==> flow/design.v <==
module time_mux_seven_segment_decoder (
    input logic clk,                 
    input logic rst_n,               
    input logic [3:0] input_1,       
    input logic [3:0] input_2,       
    output logic [6:0] seg1,         
    output logic [6:0] seg2,         
    output logic an1,                
    output logic an2                 
);
    logic mux_select;    
    logic [6:0] seg_decoded_1, seg_decoded_2;   
    logic [31:0] counter;    
    parameter MAX_COUNT = 50000000;   
    function [6:0] seven_segment_decoder(input logic [3:0] bin);
        case (bin)
            4'b0000: seven_segment_decoder = 7'b1111110;  
            4'b0001: seven_segment_decoder = 7'b0110000;  
            4'b0010: seven_segment_decoder = 7'b1101101;  
            4'b0011: seven_segment_decoder = 7'b1111001;  
            4'b0100: seven_segment_decoder = 7'b0110011;  
            4'b0101: seven_segment_decoder = 7'b1011011;  
            4'b0110: seven_segment_decoder = 7'b1011111;  
            4'b0111: seven_segment_decoder = 7'b1110000;  
            4'b1000: seven_segment_decoder = 7'b1111111;  
            4'b1001: seven_segment_decoder = 7'b1111011;  
            4'b1010: seven_segment_decoder = 7'b1110111;  
            4'b1011: seven_segment_decoder = 7'b0011111;  
            4'b1100: seven_segment_decoder = 7'b1001110;  
            4'b1101: seven_segment_decoder = 7'b0111101;  
            4'b1110: seven_segment_decoder = 7'b1001111;  
            4'b1111: seven_segment_decoder = 7'b1000111;  
            default: seven_segment_decoder = 7'b0000000;  
        endcase
    endfunction
    always_ff @(posedge clk or negedge rst_n) begin
        if (~rst_n) begin
            mux_select <= 1'b0;   
        end else begin
            if (counter == MAX_COUNT) begin
                mux_select <= ~mux_select;   
                counter <= 32'b0;   
            end else begin
                counter <= counter + 1;   
            end
        end
    end
    assign seg_decoded_1 = seven_segment_decoder(input_1);
    assign seg_decoded_2 = seven_segment_decoder(input_2);
    always_ff @(posedge clk or negedge rst_n) begin
        if (~rst_n) begin
            seg1 <= 7'b0000000;
            seg2 <= 7'b0000000;
            an1 <= 1'b1;   
            an2 <= 1'b1;   
        end else begin
            if (mux_select) begin
                seg1 <= 7'b0000000;   
                seg2 <= seg_decoded_2;   
                an1 <= 1'b1;   
                an2 <= 1'b0;   
            end else begin
                seg1 <= seg_decoded_1;   
                seg2 <= 7'b0000000;   
                an1 <= 1'b0;   
                an2 <= 1'b1;   
            end
        end
    end
endmodule
[Reports on time_mux_seven_segment_decoder]
Tool output for the design above, in the order of the flow.
Line numbers count from 1 in the design file above.
Operators carry their Yosys type and port widths (W data, S select, Z words).
Library cell names are shortened.
A cell with - has no value.
Set-up
  top: time_mux_seven_segment_decoder
  clock input: clk
  standard-cell library: sky130hd
  corner: tt_025C_1v80

[After elaboration]
Yosys after proc, flatten, opt, wreduce and memory -nomap, before mapping. Enables and synchronous resets that opt folds into registers are not counted as muxes. Memory bits, and registers merged into a memory's read port (data or address), are not among the register bits. Print and check cells are not counted. Equal cells are merged and count once.
Memory sizes are those after Yosys's memory passes, which may raise the word count (mostly to a power of two), join words into wider ones and drop unused or constant bits.
Word-level totals
  input bits: 10
  register bits: 49
  memories kept: 2
  output and inout bits: 16
  cells after elaboration: 15
  ROM bits: 224
Cells by class
  add/sub/neg operators: 1
  multiplexer cells: 4
  bitwise logic cells: 1
  equal/unequal tests: 1
Memories
  (no name shown): words 16, bits a word 7, read ports 1, wr ports 0, RTL line 16  | case (bin)
  (no name shown): words 16, bits a word 7, read ports 1, wr ports 0, RTL line 16
Operator list (count)
  $add A32 B1 Y32 const B: 1
  $eq A32 B26 Y1 const B: 1
  $mux W7: 2
  $mux W1: 2
  $not A1 Y1: 1

[Longest topological paths]
Longest topological path by Yosys (ltp), each cell counted once; first at word level (registers and memories cut), then after technology mapping (sequential cells cut; the memories' decode and read muxes count).
Depth
  depth after elaboration: 1
  ABC_AREA: 0
  mapped depth: 7
  depth with buffers taken out: 7

[Mapped cells and area]
The flow's flattened synthesis, as Yosys stat reports it; memories are mapped. The netlist is that of the ABC_AREA named above (0 if unset); the other value can give another one.
The area totals of this step are shown rounded.
Synthesis totals
  sequential part of the area: 1390 µm²
  cell count: 245
  cell area after synthesis: 2680 µm²
  buffers: 3
  flip-flop cells: 49
Cell types
  edfxtp_1: count 32, area in all 960.922 µm²
  dfrtp_1: count 15, area in all 375.36 µm²
  ha_1: count 14, area in all 175.168 µm²
  xnor2_1: count 13, area in all 113.859 µm²
  xor2_1: count 12, area in all 105.101 µm²
  nor2_1: count 23, area in all 86.333 µm²
  nand2_1: count 20, area in all 75.072 µm²
  nand3_1: count 15, area in all 75.072 µm²
  dfstp_2: count 2, area in all 52.55 µm²
  nor3_1: count 10, area in all 50.048 µm²
  inv_1: count 13, area in all 48.797 µm²
  a211oi_1: count 6, area in all 45.043 µm²
  o21ai_0: count 9, area in all 45.043 µm²
  nand4_1: count 6, area in all 37.536 µm²
  a21oi_1: count 6, area in all 30.029 µm²
  mux2i_1: count 3, area in all 30.029 µm²
  a311oi_1: count 3, area in all 26.275 µm²
  nor4_1: count 4, area in all 25.024 µm²
Not listed: further types 27, cells in them 39.

[Worst setup path after synthesis]
Path of least setup slack by OpenSTA after synthesis, without wires, with an ideal clock, recovery checks aside; 20% of the period is set as input and as output delay. Where synthesis merged equal registers, the netlist keeps one of their names.
Timing after synthesis
  path kind: flip-flop to flip-flop
  start point: reg counter[0]
  end point: reg counter[21]
  library setup time: 0.262 ns
  stages: 8
  path buffers: 0
  path delay: 1.933 ns
  arrival: 1.671 ns
  time at the first pin: 0.000 ns
  path slack: -0.033 ns
  required time: 1.638 ns
  clock period: 1.9 ns
  synthesis period reached: 1.933 ns
"path delay" = arrival - input delay + setup time.
"stages": output pins that drive a net of the path, with the launching flip-flop's if there is one; two outputs of one cell count as two.
"synthesis period reached" = period - worst setup slack (recovery checks aside). The figure is calculated, with input and output delays left at 20% of the set period.
Between the ends stands the longest chain of elaborated cells between them, by number of cells; it is not shown to be the way that was timed. Of several equally long chains one is given.
A line is the first line of the expression or statement that the cell stems from. Yosys adds cells for indexed reads and writes and turns some case tables into memories.
On the way, after synthesis
  cell sequence: edfxtp_1 -> inv_1 -> ha_1 -> nor4bb_1 -> nand4_1 -> or4_1 -> a21boi_0 -> mux2i_1
  length of the longest elaborated chain: 1
  elaborated cells between the ends (all ways): 2
  RTL lines with such cells: 2
  those cells by class: 1 x add/sub; 1 x eq/ne
RTL lines, path after synthesis
  start, declared: RTL line 13  | logic [31:0] counter;
  start, assigned: RTL line 42  | counter <= 32'b0;
  start, assigned: RTL line 44  | counter <= counter + 1;
  $add A32 B1 Y32: RTL line 44
  end, assigned: RTL line 42
  end, assigned: RTL line 44
  end, declared: RTL line 13

[Timing after layout]
From the final timing report of stored run 1: the path of least setup slack in the routed layout; clock arrival at registers is part of the times.
Timing post-layout
  path kind: flip-flop to flip-flop
  start point: reg counter[1]
  end point: reg counter[21]
  clock period: 1.42 ns
  time at the first pin: 0.29 ns
  required time: 1.47 ns
  path buffers: 0
  arrival: 1.98 ns
  library setup time: 0.25 ns
  path slack: -0.51 ns
  stages: 8
Between the ends stands the longest chain of elaborated cells between them, by number of cells; it is not shown to be the way that was timed. Of several equally long chains one is given.
On the way, post-layout
  cell sequence: edfxtp_1 -> inv_1 -> ha_1 -> nor4bb_4 -> nand4_1 -> or4_1 -> a21boi_1 -> mux2i_1
  length of the longest elaborated chain: 1
  elaborated cells between the ends (all ways): 2
  RTL lines with such cells: 2
  those cells by class: 1 x add/sub; 1 x eq/ne
RTL lines, path post-layout
  start, declared: RTL line 13  | logic [31:0] counter;
  start, assigned: RTL line 42  | counter <= 32'b0;
  start, assigned: RTL line 44  | counter <= counter + 1;
  $add A32 B1 Y32: RTL line 44
  end, assigned: RTL line 42
  end, assigned: RTL line 44
  end, declared: RTL line 13

2 stored runs of time_mux_seven_segment_decoder in the flow (synthesis by Yosys, layout by OpenROAD, sky130hd cells), in arbitrary order. Constraints: input delay and output delay 20% of the set period each, output load 0.01 pF.
"achieved clock period" = clock period - worst setup slack. The figure is calculated, with input and output delays left at 20% of the set period.
By "worst setup path time" is meant the share of the clock period that the worst setup path is allowed (20% is reserved at inputs, 20% at outputs), minus its slack. Clock arrival times at its registers enter into it.
"power": no workload was simulated; the value follows from the tool's default switching activity.
The results are shown rounded.
[stored run 1] settings: period_ns=1.42, CORE_UTILIZATION=33, SETUP_SLACK_MARGIN=-0.03, PLACE_DENSITY=0.59, HOLD_SLACK_MARGIN=0.22, CORE_ASPECT_RATIO=0.71, CELL_PAD_IN_SITES_DETAIL_PLACEMENT=0, ABC_AREA=0, GPL_ROUTABILITY_DRIVEN=1, CTS_CLUSTER_SIZE=55, MIN_ROUTING_LAYER=met1, CAP_MARGIN=20, CORE_MARGIN=2, SLEW_MARGIN=20
[stored run 1] result: chip area after synthesis (Yosys) 2680 µm², die area 8880 µm², standard-cell area of the final layout 4340 µm², utilization 55.7 %, worst setup slack after layout -0.513 ns, total negative slack -11.5 ns, power 3.59 mW, achieved clock period 1.933 ns, worst setup path time 1.93 ns, worst setup path kind flip-flop to flip-flop
[stored run 2] settings: period_ns=2.35, SETUP_SLACK_MARGIN=-0.04, CAP_MARGIN=20, CORE_MARGIN=2, CORE_UTILIZATION=40, SLEW_MARGIN=20
[stored run 2] result: chip area after synthesis (Yosys) 2680 µm², die area 7380 µm², standard-cell area of the final layout 3180 µm², utilization 49.5 %, worst setup slack after layout 0.238 ns, total negative slack 0.000 ns, power 1.70 mW, achieved clock period 2.112 ns, worst setup path time 2.11 ns, worst setup path kind flip-flop to flip-flop
